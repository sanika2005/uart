==> flow/design.v <==
`timescale 1ns / 1ps
module uart_transmitter(
    input wire clk,                
    input wire start,              
    input wire [7:0] data_in,      
    output reg tx,                 
    output reg tx_busy,            
    output reg tx_done,            
    output reg led                 
);
parameter BAUD_RATE = 9600;
parameter CLK_FREQ = 100_000_000;
parameter CLKS_PER_BIT = CLK_FREQ / BAUD_RATE;
reg [13:0] clk_count = 0;  
reg [3:0] bit_index = 0;   
reg [10:0] uart_frame = 11'b11111111111;   
reg sending = 0;   
reg [23:0] led_counter = 0; 
wire parity_bit;
assign parity_bit = ^data_in;       
always @(posedge clk)
begin
    if (!sending && start)
    begin
        uart_frame <= {1'b1, parity_bit, data_in, 1'b0};   
        clk_count <= 0;
        bit_index <= 0;
        sending <= 1;
        tx_busy <= 1;
        tx_done <= 0;
    end
    else if (sending)     
    begin
        if (clk_count == CLKS_PER_BIT - 1)
        begin
            clk_count <= 0;
            tx <= uart_frame[bit_index];
            bit_index <= bit_index + 1;   
            if (bit_index == 10)     
            begin
                sending <= 0;
                tx_busy <= 0;
                tx_done <= 1;
                led_counter <= 24'd5_000_000;   
            end
        end
        else 
        begin
            clk_count <= clk_count + 1;
        end
    end
    else            
    begin
        tx <= 1;          
        tx_done <= 0;     
    end
    if (led_counter > 0)        
    begin
        led <= 1;
        led_counter <= led_counter - 1;
    end
    else 
    begin
        led <= 0;
    end
end
endmodule
# Step by step through the tools: uart_transmitter
# The steps from the RTL of uart_transmitter to its reports follow in flow order.
# Line numbers count from 1 in the design file above.
# Operators carry their Yosys type and port widths (W data, S select, Z words).
# Library cell names are shortened.
# Not given: n/a
# design
top_module,uart_transmitter
clk_port,clk
lib,sky130hd
lib_corner,tt_025C_1v80

# Word-level counts
# Yosys after proc, flatten, opt, wreduce and memory -nomap, before mapping. Memory bits, and registers merged into a memory's read port (data or address), are not among the register bits. Print and check cells are not counted. Equal cells are merged and count once.
# bits
register_bits,57
inputBits,10
output_inout_bits,4
wordCells,43
# op_classes
n_mux,11
add_sub_neg,3
reduce_and_logical,12
shift,1
logic,2
compare,1
eq_ne,4
# ops
operator,n
$mux W24,5
$sub A24 B1 Y24 const B,1
$gt A24 B1 Y1 const B,1
$add A14 B1 Y14 const B,1
$eq A14 B14 Y1 const B,1
$mux W14,1
$shiftx A11 B4 Y1,1
$reduce_xor A8 Y1,1
$reduce_and A2 Y1,3
$reduce_bool A2 Y1,3
$mux W1,5
$ne A2 B1 Y1 const B,2
$add A4 B1 Y4 const B,1
$eq A4 B4 Y1 const B,1
$reduce_and A4 Y1,1
$reduce_and A3 Y1,1
$not A1 Y1,2
$reduce_or A2 Y1,1
$logic_and A1 B1 Y1,1
$logic_not A1 Y1,1

# Logic depth
# Longest topological path by Yosys (ltp), each cell counted once; first at word level (registers and memories cut), then after technology mapping (sequential cells cut; the memories' decode and read muxes count).
# depth
depth_word,6
abc_area,0
depth_mapped,7
depth_no_buf,7

# Synthesis result
# Source: synth_stat.txt of the flow (Yosys; design flattened, memories mapped). It holds for the ABC_AREA given above (unset counts as 0); a run with the other value may have another netlist.
# The area totals of this step are shown rounded.
# mapped
synth_area_um2,2790
stdcells,255
buf_cells,5
sequential_area_um2,1490
flip_flops,57
# by_type
cell,n,type_area_um2
edfxtp_1,35,1.05E+03
dfxtp_1,22,440.422
xnor2_1,20,175.168
nor2_1,38,142.637
xor2_1,15,131.376
nand2_1,24,90.086
ha_1,5,62.56
mux4_2,2,45.043
nand3_1,9,45.043
nor3_1,8,40.038
nand4_1,6,37.536
nor3_4,2,32.531
and4b_1,3,30.029
o21ai_0,6,30.029
and3_1,4,25.024
nor4_1,4,25.024
mux2_2,2,22.522
or4_4,2,22.522
# Not listed: further types 29, cells in them 48.

# Timing after synthesis
# Source: OpenSTA report_checks on the synthesized netlist (no wires, ideal clock, input and output delay 20% of the period each), path of least setup slack; recovery checks are left aside. Register names are those of the netlist, which keeps one name where synthesis merged equal registers.
# synth_timing
path_type,flip-flop to flip-flop
start,register led_counter[18]
end,register led_counter[0]
setup_ns,0.425
n_path_buf,1
t_arrival_ns,1.896
tclk_ns,2.3
stages,6
t_first_pin_ns,0.000
slack_ns,-0.022
t_required_ns,1.875
delay_ns,2.321
period_less_setup_slack_ns,2.322
# "delay_ns" is the arrival time less input delay plus setup time.
# "stages" counts driving pins, that of a launching flip-flop among them; a cell with two outputs on the path counts twice.
# "period_less_setup_slack_ns" = period - worst setup slack (recovery checks aside). The figure is calculated, with input and output delays left at 20% of the set period.
# Between the ends stands the longest chain of elaborated cells between them, by number of cells; it is not shown to be the way that was timed. Of several equally long chains one is given.
# A line is the first line of the expression or statement that the cell stems from. Yosys adds cells for indexed reads and writes and turns some case tables into memories.
# The path ends at the enable pin of a flip-flop; only ways to that pin are counted.
# synth_between
cell_sequence,edfxtp_1 -> nor4_4 -> nand4_1 -> nor3_4 -> buf_6 -> nand2_1
elab_chain_cells,3
cells_between,6
cone_lines,1
classes_between,compare (1); eq/ne (1); reduce/logical (4)
# synth_rtl
element,line_no,source
"start, declared",18,reg [23:0] led_counter = 0;
"start, assigned",44,led_counter <= 24'd5_000_000;
"start, assigned",60,led_counter <= led_counter - 1;
$gt A24 B1 Y1,57,if (led_counter > 0)
$reduce_bool A2 Y1,n/a,
$reduce_and A4 Y1,n/a,
"end, assigned",44,
"end, assigned",60,
"end, declared",18,

# Path in the finished layout
# Path of least setup slack in the final report of flow run 1 (OpenROAD, finished layout, wires in). Where an end is a register, its clock arrival counts in the times.
# layout_timing
path_type,flip-flop to flip-flop
start,register led_counter[4]
end,register led_counter[22]
t_arrival_ns,2.27
t_required_ns,1.84
stages,7
slack_ns,-0.43
tclk_ns,1.66
t_first_pin_ns,0.34
setup_ns,0.15
n_path_buf,1
# Between the ends stands the longest chain of elaborated cells between them, by number of cells; it is not shown to be the way that was timed. Of several equally long chains one is given.
# The path ends at the data pin of a flip-flop with enable; ways to the enable are not counted.
# layout_between
cell_sequence,edfxtp_1 -> or4_4 -> nor3_4 -> buf_6 -> and4b_1 -> nor3_1 -> a21oi_1
elab_chain_cells,2
cells_between,3
cone_lines,2
classes_between,add/sub (1); compare (1); mux (1)
# layout_rtl
element,line_no,source
"start, declared",18,reg [23:0] led_counter = 0;
"start, assigned",44,led_counter <= 24'd5_000_000;
"start, assigned",60,led_counter <= led_counter - 1;
$sub A24 B1 Y24,60,
$mux W24,57,if (led_counter > 0)
"end, assigned",44,
"end, assigned",60,
"end, declared",18,

# Stored flow runs of uart_transmitter (2 of them; Yosys, OpenROAD, sky130hd). They differ in their settings and are not a sequence. Constraints: input delay and output delay 20% of the set period each, output load 0.01 pF.
# "power_total_mw": no workload was simulated; the value follows from the tool's default switching activity.
# Values from the reports are rounded here.
# A setting shown as n/a is not set for that run.
run name,period_ns,CORE_UTILIZATION,PLACE_DENSITY,CORE_ASPECT_RATIO,CTS_CLUSTER_SIZE,CTS_CLUSTER_DIAMETER,CAP_MARGIN,SLEW_MARGIN,CORE_MARGIN,yosys_chip_area_um2,die_area_um2,holdWs_ns,fin_util_pct,power_total_mw,setup_worst_slack_ns
flow run 1,1.66,59,0.83,1.89,49,265,5,25,2,2790,5330,0.478,88.6,3.54,-0.427
flow run 2,2.7,40,n/a,n/a,n/a,n/a,20,20,2,2790,7670,0.477,47.9,2.09,0.531
