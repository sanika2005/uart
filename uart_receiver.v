==> flow/design.v <==
`timescale 1ns / 1ps
module uart_receiver(
    input wire clk,                
    input wire rx,                 
    output reg [7:0] data_out,     
    output reg rx_done,            
    output reg parity_error,       
    output reg led                 
);
parameter BAUD_RATE = 9600;
parameter CLK_FREQ = 100_000_000;
parameter CLKS_PER_BIT = CLK_FREQ / BAUD_RATE;
reg [13:0] clk_count = 0;  
reg [3:0] bit_index = 0;   
reg [7:0] rx_data = 0;     
reg parity_bit = 0;        
reg [1:0] state = 0;       
reg [23:0] led_counter = 0;  
localparam IDLE    = 2'b00;   
localparam START   = 2'b01;   
localparam RECEIVE = 2'b10;   
localparam PARITY  = 2'b11;   
localparam STOP    = 2'b00;   
always @(posedge clk) begin
    if (state == IDLE) begin   
        rx_done <= 0;
        parity_error <= 0;
        clk_count <= 0;
        bit_index <= 0;
        if (rx == 0) begin
            state <= START;  
        end
    end
    else if (state == START) begin   
        if (clk_count == (CLKS_PER_BIT / 2)) begin  
            clk_count <= 0;    
            state <= RECEIVE;     
        end 
        else begin
            clk_count <= clk_count + 1;  
        end 
    end
    else if (state == RECEIVE) begin
        if (clk_count == CLKS_PER_BIT - 1) begin   
            clk_count <= 0;  
            rx_data[bit_index] <= rx;  
            if (bit_index == 7) begin
                bit_index <= 0;
                state <= PARITY;  
            end else begin
                bit_index <= bit_index + 1;
            end
        end else begin
            clk_count <= clk_count + 1;
        end
    end
    else if (state == PARITY) begin
        if (clk_count == CLKS_PER_BIT - 1) begin
            clk_count <= 0;   
            parity_bit <= rx;
            if (rx != (^rx_data)) begin
                parity_error <= 1;  
            end
            state <= STOP;
        end else begin
            clk_count <= clk_count + 1;
        end
    end
    else if (state == STOP) begin
        if (clk_count == CLKS_PER_BIT - 1) begin
            clk_count <= 0;
            rx_done <= 1;
            data_out <= rx_data;
            if (!parity_error) begin
                led_counter <= 24'd5_000_000;  
            end
            state <= IDLE;   
        end else begin
            clk_count <= clk_count + 1;
        end
    end
    if (led_counter > 0) begin
        led <= 1;
        led_counter <= led_counter - 1;
    end else begin
        led <= 0;
    end
end
endmodule
## From RTL to reports: uart_receiver

What the tools print for uart_receiver, step after step.
Line numbers count from 1 in the design file above.
Not given: --

- Top module: uart_receiver
- Clock input: clk
- Cell library: sky130hd
- Library corner: tt_025C_1v80

## Word-level counts

Yosys after proc, flatten, opt, wreduce and memory -nomap, before mapping. Memory bits, and registers merged into a memory's read port (data or address), are not among the register bits. Print and check cells are not counted. Equal cells are merged and count once.

- $add $sub $neg: 4
- Magnitude comparators: 1
- Equal/unequal tests: 10
- Shift operators: 2
- Multiplexer cells: 17
- Bitwise logic cells: 6
- Reduce/logical cells: 9

Operators by type and width:

| kind | number |
|---|---|
| two-way mux 14 bit | 5 |
| subtractor 24 x 1 -> 24 bit with constant B | 1 |
| greater-than comparator 24 x 1 -> 1 bit with constant B | 1 |
| two-way mux 24 bit | 1 |
| two-way mux 2 bit | 9 |
| adder 14 x 1 -> 14 bit with constant B | 1 |
| == test 14 x 13 -> 1 bit with constant B | 1 |
| == test 14 bit with constant B | 1 |
| AND reduction 5 bit | 2 |
| variable shift 1 x 5 -> 8 bit | 1 |
| variable shift 1 x 5 -> 8 bit with constant A | 1 |
| bitwise AND 8 bit | 1 |
| OR 8 bit | 1 |
| NOT 8 bit | 1 |
| XOR reduction 8 bit | 1 |
| nonzero test 3 bit | 2 |
| negation 4 -> 5 bit | 1 |
| == test 2 bit with constant B | 2 |
| adder 4 x 1 -> 4 bit with constant B | 1 |
| inequality test 4 x 2 -> 1 bit with constant B | 1 |
| == test 4 x 3 -> 1 bit with constant B | 1 |
| AND reduction 4 bit | 1 |
| nonzero test 4 bit | 1 |
| two-way mux 4 bit | 1 |
| NOT 1 bit | 3 |
| inequality test 3 x 1 -> 1 bit with constant B | 1 |
| AND reduction 3 bit | 1 |
| == test 2 x 1 -> 1 bit with constant B | 1 |

Other operator kinds: 4; their cells: 4.

- Flip-flop bits (word level): 54
- Input bits: 2
- Output and inout bits: 11
- Cells after elaboration: 56

## Depth

Yosys ltp: most cells in a row. Word level: on the elaborated netlist, between registers, memories and ports. Mapped: between sequential cells and ports; inverters and the memories' decode and read muxes count.

- Word-level depth: 6
- ABC_AREA: 0
- Gate-level depth with buffers: 7
- Depth with buffers taken out: 6

## After synthesis

Yosys stat after the flow's synthesis: flattened, memories mapped to cells. It holds for the ABC_AREA given above (unset counts as 0); a run with the other value may have another netlist.
The area totals of this step are shown rounded.

Cell types:

| type | number | area in all (sq um) |
|---|---|---|
| sky130_fd_sc_hd__edfxtp_1 | 34 | 1.02E+03 |
| sky130_fd_sc_hd__dfxtp_1 | 20 | 400.384 |
| sky130_fd_sc_hd__xor2_1 | 24 | 210.202 |
| sky130_fd_sc_hd__ha_1 | 14 | 175.168 |
| sky130_fd_sc_hd__nor2_1 | 28 | 105.101 |
| sky130_fd_sc_hd__xnor2_1 | 10 | 87.584 |
| sky130_fd_sc_hd__buf_4 | 9 | 67.565 |
| sky130_fd_sc_hd__nand2_1 | 18 | 67.565 |
| sky130_fd_sc_hd__inv_1 | 14 | 52.55 |
| sky130_fd_sc_hd__nor3_1 | 9 | 45.043 |
| sky130_fd_sc_hd__xnor3_1 | 2 | 45.043 |
| sky130_fd_sc_hd__nand4_1 | 6 | 37.536 |
| sky130_fd_sc_hd__nor4_2 | 3 | 37.536 |
| sky130_fd_sc_hd__a22o_1 | 4 | 35.034 |
| sky130_fd_sc_hd__nand3_1 | 7 | 35.034 |
| sky130_fd_sc_hd__or4_4 | 3 | 33.782 |
| sky130_fd_sc_hd__o41ai_2 | 2 | 32.531 |
| sky130_fd_sc_hd__or3_1 | 5 | 31.28 |

Not listed: further types 37, cells in them 68.

- Cells in the netlist: 280
- Chip area (Yosys): 3040 sq um
- Sequential part of the area: 1421 sq um
- Mapped flip-flops: 54
- Buffers: 15

## Path before layout

Path of least setup slack by OpenSTA after synthesis, without wires, with an ideal clock, recovery checks aside; 20% of the period is set as input and as output delay. Where synthesis merged equal registers, the netlist keeps one of their names.

- Path type: register to register
- Start: register led_counter[18]
- End: register led_counter[0]
- Period: 2.56 ns
- Library setup time: 0.549 ns
- Time at the first pin: 0.000 ns
- Arrival time: 2.221 ns
- Data required time: 2.011 ns
- Setup slack: -0.210 ns
- Path delay: 2.770 ns
- Stages on the path: 5
- Buffers on the path: 0
- Synthesis period reached: 2.77 ns

"path delay" = arrival - input delay + setup time.
"stages on the path": output pins that drive a net of the path, with the launching flip-flop's if there is one; two outputs of one cell count as two.
"synthesis period reached" is the clock period less the worst setup slack; recovery checks do not enter. This is arithmetic on one report: input and output delays are still those of the set period (20% each).
The rows between start and end are the longest chain of elaborated cells between them; the timing report does not say that the signal goes this way. Where chains are equally long, one stands for them.
A line is the first line of the expression or statement that the cell stems from. Yosys adds cells for indexed reads and writes and turns some case tables into memories.
The path ends at the enable pin of a flip-flop; only ways to that pin are counted.

- Cell sequence: sky130_fd_sc_hd__edfxtp_1 -> sky130_fd_sc_hd__or4_4 -> sky130_fd_sc_hd__or4_4 -> sky130_fd_sc_hd__nor2_1 -> sky130_fd_sc_hd__nand4b_1
- Cells in the longest elaborated chain: 1
- Elaborated cells between the ends (all ways): 1
- RTL lines with such cells: 1
- Those cells by class: compare (1)

Ends and longest elaborated chain, post-synthesis:

| element | RTL line | text |
|---|---|---|
| from (decl) | 18 | `reg [23:0] led_counter = 0;` |
| from (assign) | 75 | `led_counter <= 24'd5_000_000;` |
| from (assign) | 84 | `led_counter <= led_counter - 1;` |
| greater-than comparator 24 x 1 -> 1 bit | 82 | `if (led_counter > 0) begin` |
| to (assign) | 75 |  |
| to (assign) | 84 |  |
| to (decl) | 18 |  |

## Timing after layout

From the final timing report of entry A: the path of least setup slack in the routed layout; clock arrival at registers is part of the times.

- Path type: register to register
- Start: register led_counter[18]
- End: register led_counter[12]
- Period: 4.64 ns
- Library setup time: 0.23 ns
- Time at the first pin: 0.31 ns
- Arrival time: 2.79 ns
- Data required time: 4.71 ns
- Setup slack: 1.92 ns
- Stages on the path: 7
- Buffers on the path: 2

The rows between start and end are the longest chain of elaborated cells between them; the timing report does not say that the signal goes this way. Where chains are equally long, one stands for them.
The path ends at the enable pin of a flip-flop; only ways to that pin are counted.

- Cell sequence: sky130_fd_sc_hd__edfxtp_1 -> sky130_fd_sc_hd__or4_4 -> sky130_fd_sc_hd__or4_4 -> sky130_fd_sc_hd__nor2_1 -> sky130_fd_sc_hd__nand4b_1 -> sky130_fd_sc_hd__buf_6 -> sky130_fd_sc_hd__buf_6
- Cells in the longest elaborated chain: 1
- Elaborated cells between the ends (all ways): 1
- RTL lines with such cells: 1
- Those cells by class: compare (1)

Ends and longest elaborated chain, post-layout:

| element | RTL line | text |
|---|---|---|
| from (decl) | 18 | `reg [23:0] led_counter = 0;` |
| from (assign) | 75 | `led_counter <= 24'd5_000_000;` |
| from (assign) | 84 | `led_counter <= led_counter - 1;` |
| greater-than comparator 24 x 1 -> 1 bit | 82 | `if (led_counter > 0) begin` |
| to (assign) | 75 |  |
| to (assign) | 84 |  |
| to (decl) | 18 |  |

# Flow runs of uart_receiver

Below are 2 stored runs of the flow (Yosys, OpenROAD; platform sky130hd) on uart_receiver, each with its settings and what was measured, unordered. Constraints: input delay and output delay 20% of the set period each, output load 0.01 pF.
"achieved period": clock period set for the run, less the worst setup slack. It is reckoned from that one timing run; input and output delays stay at 20% of the period that was set.
"critical setup path time" means the part of the period allowed to the worst setup path (the constraints hold back 20% at inputs and 20% at outputs) less its slack; where the path has registers, the arrival times of their clocks count too.
"total design power": no workload was simulated; the value follows from the tool's default switching activity.
Values from the reports are rounded here.

### Entry A

Settings: `period_ns=4.64`, `CORE_UTILIZATION=59`, `SETUP_SLACK_MARGIN=1.32`, `PLACE_DENSITY_LB_ADDON=0.17`, `CORE_MARGIN=9`, `CELL_PAD_IN_SITES_DETAIL_PLACEMENT=0`, `ABC_AREA=0`, `GPL_TIMING_DRIVEN=0`, `GPL_ROUTABILITY_DRIVEN=1`, `CTS_CLUSTER_SIZE=74`, `CAP_MARGIN=20`, `SLEW_MARGIN=20`

- Mapped cell area after synthesis: 3040 sq um
- Die size: 8061 sq um
- Area of the standard cells in the finished layout: 3292 sq um
- Utilization after layout: 67.9 %
- Worst setup slack after layout: 1.922 ns
- Post-route setup TNS: 0.000 ns
- Worst hold slack in the final report: 0.532 ns
- Total design power: 1.040 mW
- Achieved period: 2.718 ns
- Critical setup path time: 2.72 ns
- Type of the worst setup path: register to register

### Entry B

Settings: `period_ns=4.32`, `CORE_UTILIZATION=41`, `PLACE_DENSITY_LB_ADDON=0.04`, `CORE_MARGIN=3`, `CELL_PAD_IN_SITES_GLOBAL_PLACEMENT=3`, `CELL_PAD_IN_SITES_DETAIL_PLACEMENT=0`, `GPL_TIMING_DRIVEN=1`, `CTS_CLUSTER_DIAMETER=173`, `CAP_MARGIN=5`, `MIN_ROUTING_LAYER=met1`, `MAX_ROUTING_LAYER=met5`, `SLEW_MARGIN=20`

- Mapped cell area after synthesis: 3040 sq um
- Die size: 8485 sq um
- Area of the standard cells in the finished layout: 3257 sq um
- Utilization after layout: 46.6 %
- Worst setup slack after layout: 1.481 ns
- Post-route setup TNS: 0.000 ns
- Worst hold slack in the final report: 0.489 ns
- Total design power: 1.190 mW
- Achieved period: 2.839 ns
- Critical setup path time: 2.84 ns
- Type of the worst setup path: register to register
